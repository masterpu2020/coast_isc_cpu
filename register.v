==> flow/design.v <==
module register
(
     clk_i
    ,rst_i
    ,en_w_reg_i
    ,w_reg_data_1_i
    ,w_reg_data_2_i
    ,w_reg_addr_1_i
    ,w_reg_addr_2_i
    ,r_reg_addr_1_i
    ,r_reg_addr_2_i
    ,r_reg_addr_3_i
    ,r_reg_addr_4_i
    ,r_reg_data_1_o
    ,r_reg_data_2_o
    ,r_reg_data_3_o
    ,r_reg_data_4_o
);
    input clk_i;
    input rst_i;
    input en_w_reg_i;
    input [7:0] w_reg_data_1_i;
    input [7:0] w_reg_data_2_i;
    input [4:0] w_reg_addr_1_i;
    input [4:0] w_reg_addr_2_i;
    input [4:0] r_reg_addr_1_i;
    input [4:0] r_reg_addr_2_i;
    input [4:0] r_reg_addr_3_i;
    input [4:0] r_reg_addr_4_i;
    output reg [7:0] r_reg_data_1_o;
    output reg [7:0] r_reg_data_2_o;
    output reg [7:0] r_reg_data_3_o;
    output reg [7:0] r_reg_data_4_o;
reg [7:0] REG[31:0];  
integer row;
initial begin
    r_reg_data_1_o = 0;
    r_reg_data_2_o = 0;
    r_reg_data_3_o = 0;
    r_reg_data_4_o = 0;
    for(row = 0; row <= 31; row = row + 1)
        REG[row] = 0;
end
always @(posedge clk_i) begin
    if (rst_i == 1'b1) begin
        r_reg_data_1_o <= 0;
        r_reg_data_2_o <= 0;
        r_reg_data_3_o <= 0;
        r_reg_data_4_o <= 0;
        for(row = 0; row <= 31; row = row + 1)
            REG[row] <= 0;
    end
    else if (en_w_reg_i == 1'b1) begin
        r_reg_data_1_o <= 0;
        r_reg_data_2_o <= 0;
        r_reg_data_3_o <= 0;
        r_reg_data_4_o <= 0;
        REG[w_reg_addr_1_i] <= w_reg_data_1_i;
        REG[w_reg_addr_2_i] <= w_reg_data_2_i;
    end
    else begin
        r_reg_data_1_o <= REG[r_reg_addr_1_i];
        r_reg_data_2_o <= REG[r_reg_addr_2_i];
        r_reg_data_3_o <= REG[r_reg_addr_3_i];
        r_reg_data_4_o <= REG[r_reg_addr_4_i];
    end
end
endmodule
## Reports on register

The steps from the RTL of register to its reports follow in flow order.
Lines are those of the file above, counted from 1.
Cell names lack the library's common part.
A cell with - has no value.

- Top module: register
- Clock: clk_i
- Library: sky130hd
- Timing corner: tt_025C_1v80

## After elaboration

Counts by Yosys on the flattened word-level netlist (proc, flatten, opt, wreduce; memories kept). Register bits leave out memories and registers merged into their read ports (data or address); mux counts leave out enables and synchronous resets folded into registers. Print and check cells are left out. Cells with the same type and inputs are merged into one.
Yosys's memory passes give these memory sizes; they may raise the number of words (mostly to a power of two), join words into wider ones and drop unused or constant bits.

- Register bits: 0
- RAM bits: 256
- Memory cells: 1
- Input port bits: 49
- Output and inout port bits: 32
- Cells after elaboration: 13

- Muxes and demuxes: 11
- Reduce/logical cells: 1

Memories:

| memory | words | width | RTL line | text |
|---|---|---|---|---|
| REG | 32 | 8 | 34 | `reg [7:0] REG[31:0];` |

Operator list:

| operator | number |
|---|---|
| 8-bit two-way mux | 4 |
| 5-bit two-way mux | 4 |
| 1-bit two-way mux | 3 |
| 2-bit OR reduction | 1 |

## Depth

Longest topological path by Yosys (ltp), each cell counted once; first at word level (registers and memories cut), then after technology mapping (sequential cells cut; the memories' decode and read muxes count).

- Depth in word-level cells: 2
- ABC_AREA: 0
- Depth in mapped cells: 7

## Mapped cells and area

Yosys stat after the flow's synthesis: flattened, memories mapped to cells. It holds for the ABC_AREA given above (unset counts as 0); a run with the other value may have another netlist.

- Cell count: 1391
- Cell area after synthesis: 0.0204246 mm²
- Area of sequential cells: 0.008328 mm²
- Mapped flip-flops: 288
- Buffer cells: 156

Cell types:

| cell | number | area in all (µm²) |
|---|---|---|
| edfxtp_1 | 256 | 7.69E+03 |
| mux4_2 | 240 | 5.41E+03 |
| a22o_1 | 256 | 2242.15 |
| mux2i_1 | 106 | 1.06E+03 |
| dfxtp_1 | 32 | 640.614 |
| clkbuf_1 | 72 | 270.259 |
| nor3_2 | 26 | 260.25 |
| a22oi_1 | 32 | 240.23 |
| a221o_1 | 22 | 220.211 |
| buf_4 | 26 | 195.187 |
| buf_2 | 37 | 185.178 |
| nor2_8 | 8 | 160.154 |
| or3_1 | 23 | 143.888 |
| a31oi_1 | 22 | 137.632 |
| nor2_4 | 12 | 135.13 |
| nor2_1 | 35 | 131.376 |
| a221oi_1 | 12 | 105.101 |
| buf_6 | 9 | 101.347 |

Not listed: further types 30, cells in them 165.

## Worst setup path after synthesis

OpenSTA on the mapped netlist: ideal clock, no wires. The path of least setup slack (recovery checks aside). Input and output delay are each 20% of the period. Register names are those of the netlist, which keeps one name where synthesis merged equal registers.

- Kind: input -> register
- Start: input port rst_i
- End: memory REG[16][0]
- Period: 2.41 ns
- Library setup time: 0.337 ns
- Time at the first pin: 0.482 ns
- Data arrival time: 1.813 ns
- Required time: 2.073 ns
- Setup slack: 0.260 ns
- Delay of the path: 1.668 ns
- Driving pins on the path: 5
- Path buffers: 2
- Synthesis period reached: 2.15 ns

"delay of the path" is the arrival time less input delay plus setup time.
"driving pins on the path": output pins that drive a net of the path, with the launching flip-flop's if there is one; two outputs of one cell count as two.
"synthesis period reached" = period - worst setup slack (recovery checks aside). The figure is calculated, with input and output delays left at 20% of the set period.
Between the ends stands the longest chain of elaborated cells between them, by number of cells; it is not shown to be the way that was timed. Of several equally long chains one is given.
A line is the first line of the expression or statement that the cell stems from. Yosys adds cells for indexed reads and writes and turns some case tables into memories.
The path ends at the enable pin of a flip-flop; only ways to that pin are counted.

- Cell sequence: buf_2 > or4b_1 > buf_6 > nor2_8 > a311o_1
- Cells in the longest elaborated chain: 1

RTL lines, path after synthesis:

| what | RTL line | text |
|---|---|---|
| start, declared | 20 | `input rst_i;` |
| 5-bit two-way mux | 45 | `if (rst_i == 1'b1) begin` |
| end, declared | 34 | `reg [7:0] REG[31:0];` |

## Worst path after layout

From the final timing report of entry A: the path of least setup slack in the routed layout; clock arrival at registers is part of the times.

- Kind: register -> register
- Start: memory REG[28][7]
- End: register r_reg_data_4_o[7]
- Period: 1.84 ns
- Library setup time: 0.11 ns
- Time at the first pin: 0.59 ns
- Data arrival time: 2.44 ns
- Required time: 2.28 ns
- Setup slack: -0.16 ns
- Driving pins on the path: 5
- Path buffers: 0

- Cell sequence: edfxtp_1 > mux4_2 > a22oi_2 > o211ai_1 > and3_4

RTL lines, path after layout:

| what | RTL line | text |
|---|---|---|
| start, declared | 34 | `reg [7:0] REG[31:0];` |
| end, declared | 33 | `output reg [7:0] r_reg_data_4_o;` |

Chain of elaborated cells between the ends: none given.

==> results <==
Record of 2 stored runs of the RTL-to-layout flow on register, platform sky130hd. The runs are unordered. Constraints: input delay and output delay 20% of the set period each, output load 0.01 pF.
"period reached" = clock period - worst setup slack. The figure is calculated, with input and output delays left at 20% of the set period.
"time used up by the worst setup path": the worst setup path's part of the clock period (all of it between registers, 20% less for each end at a port) less its slack. A launch clock that arrives late makes it longer, a capture clock that arrives late makes it shorter.
By "total power of the final layout" is meant OpenSTA's value without simulated activity: inputs other than the clock are taken to toggle once in ten clock periods, and the tool carries that through the logic.
Among the settings, n/a means not set for that run.
Among the results, n/a means that no value is shown for the run.

| setting or result | entry A | entry B |
|---|---|---|
| period_ns | 1.84 | 1.21 |
| CORE_UTILIZATION | 19 | 66 |
| SETUP_SLACK_MARGIN | 0.06 | n/a |
| PLACE_DENSITY | 0.88 | n/a |
| CELL_PAD_IN_SITES_GLOBAL_PLACEMENT | 2 | n/a |
| CTS_CLUSTER_SIZE | 14 | n/a |
| CTS_CLUSTER_DIAMETER | 269 | n/a |
| CAP_MARGIN | 20 | 20 |
| CORE_MARGIN | 2 | 9 |
| SLEW_MARGIN | 20 | 20 |
| PLACE_DENSITY_LB_ADDON | n/a | 0.03 |
| ABC_AREA | n/a | 1 |
| GPL_ROUTABILITY_DRIVEN | n/a | 0 |
| synthesized cell area (mm²) | 0.0204246 | n/a |
| total die area (mm²) | 0.110138 | n/a |
| area of the standard cells in the finished layout (mm²) | 0.0270534 | n/a |
| utilization | 0.253 | n/a |
| worst slack on setup checks (ns) | -0.160 | n/a |
| final setup TNS (ns) | -0.735 | n/a |
| worst hold slack in the final report (ns) | 0.627 | n/a |
| total power of the final layout (µW) | 17377 | n/a |
| period reached (ns) | 2.000 | n/a |
| time used up by the worst setup path (ns) | 2.00 | n/a |
| critical path type | register -> register | n/a |

Entry B: no final report: routing broke off with GRT-0232
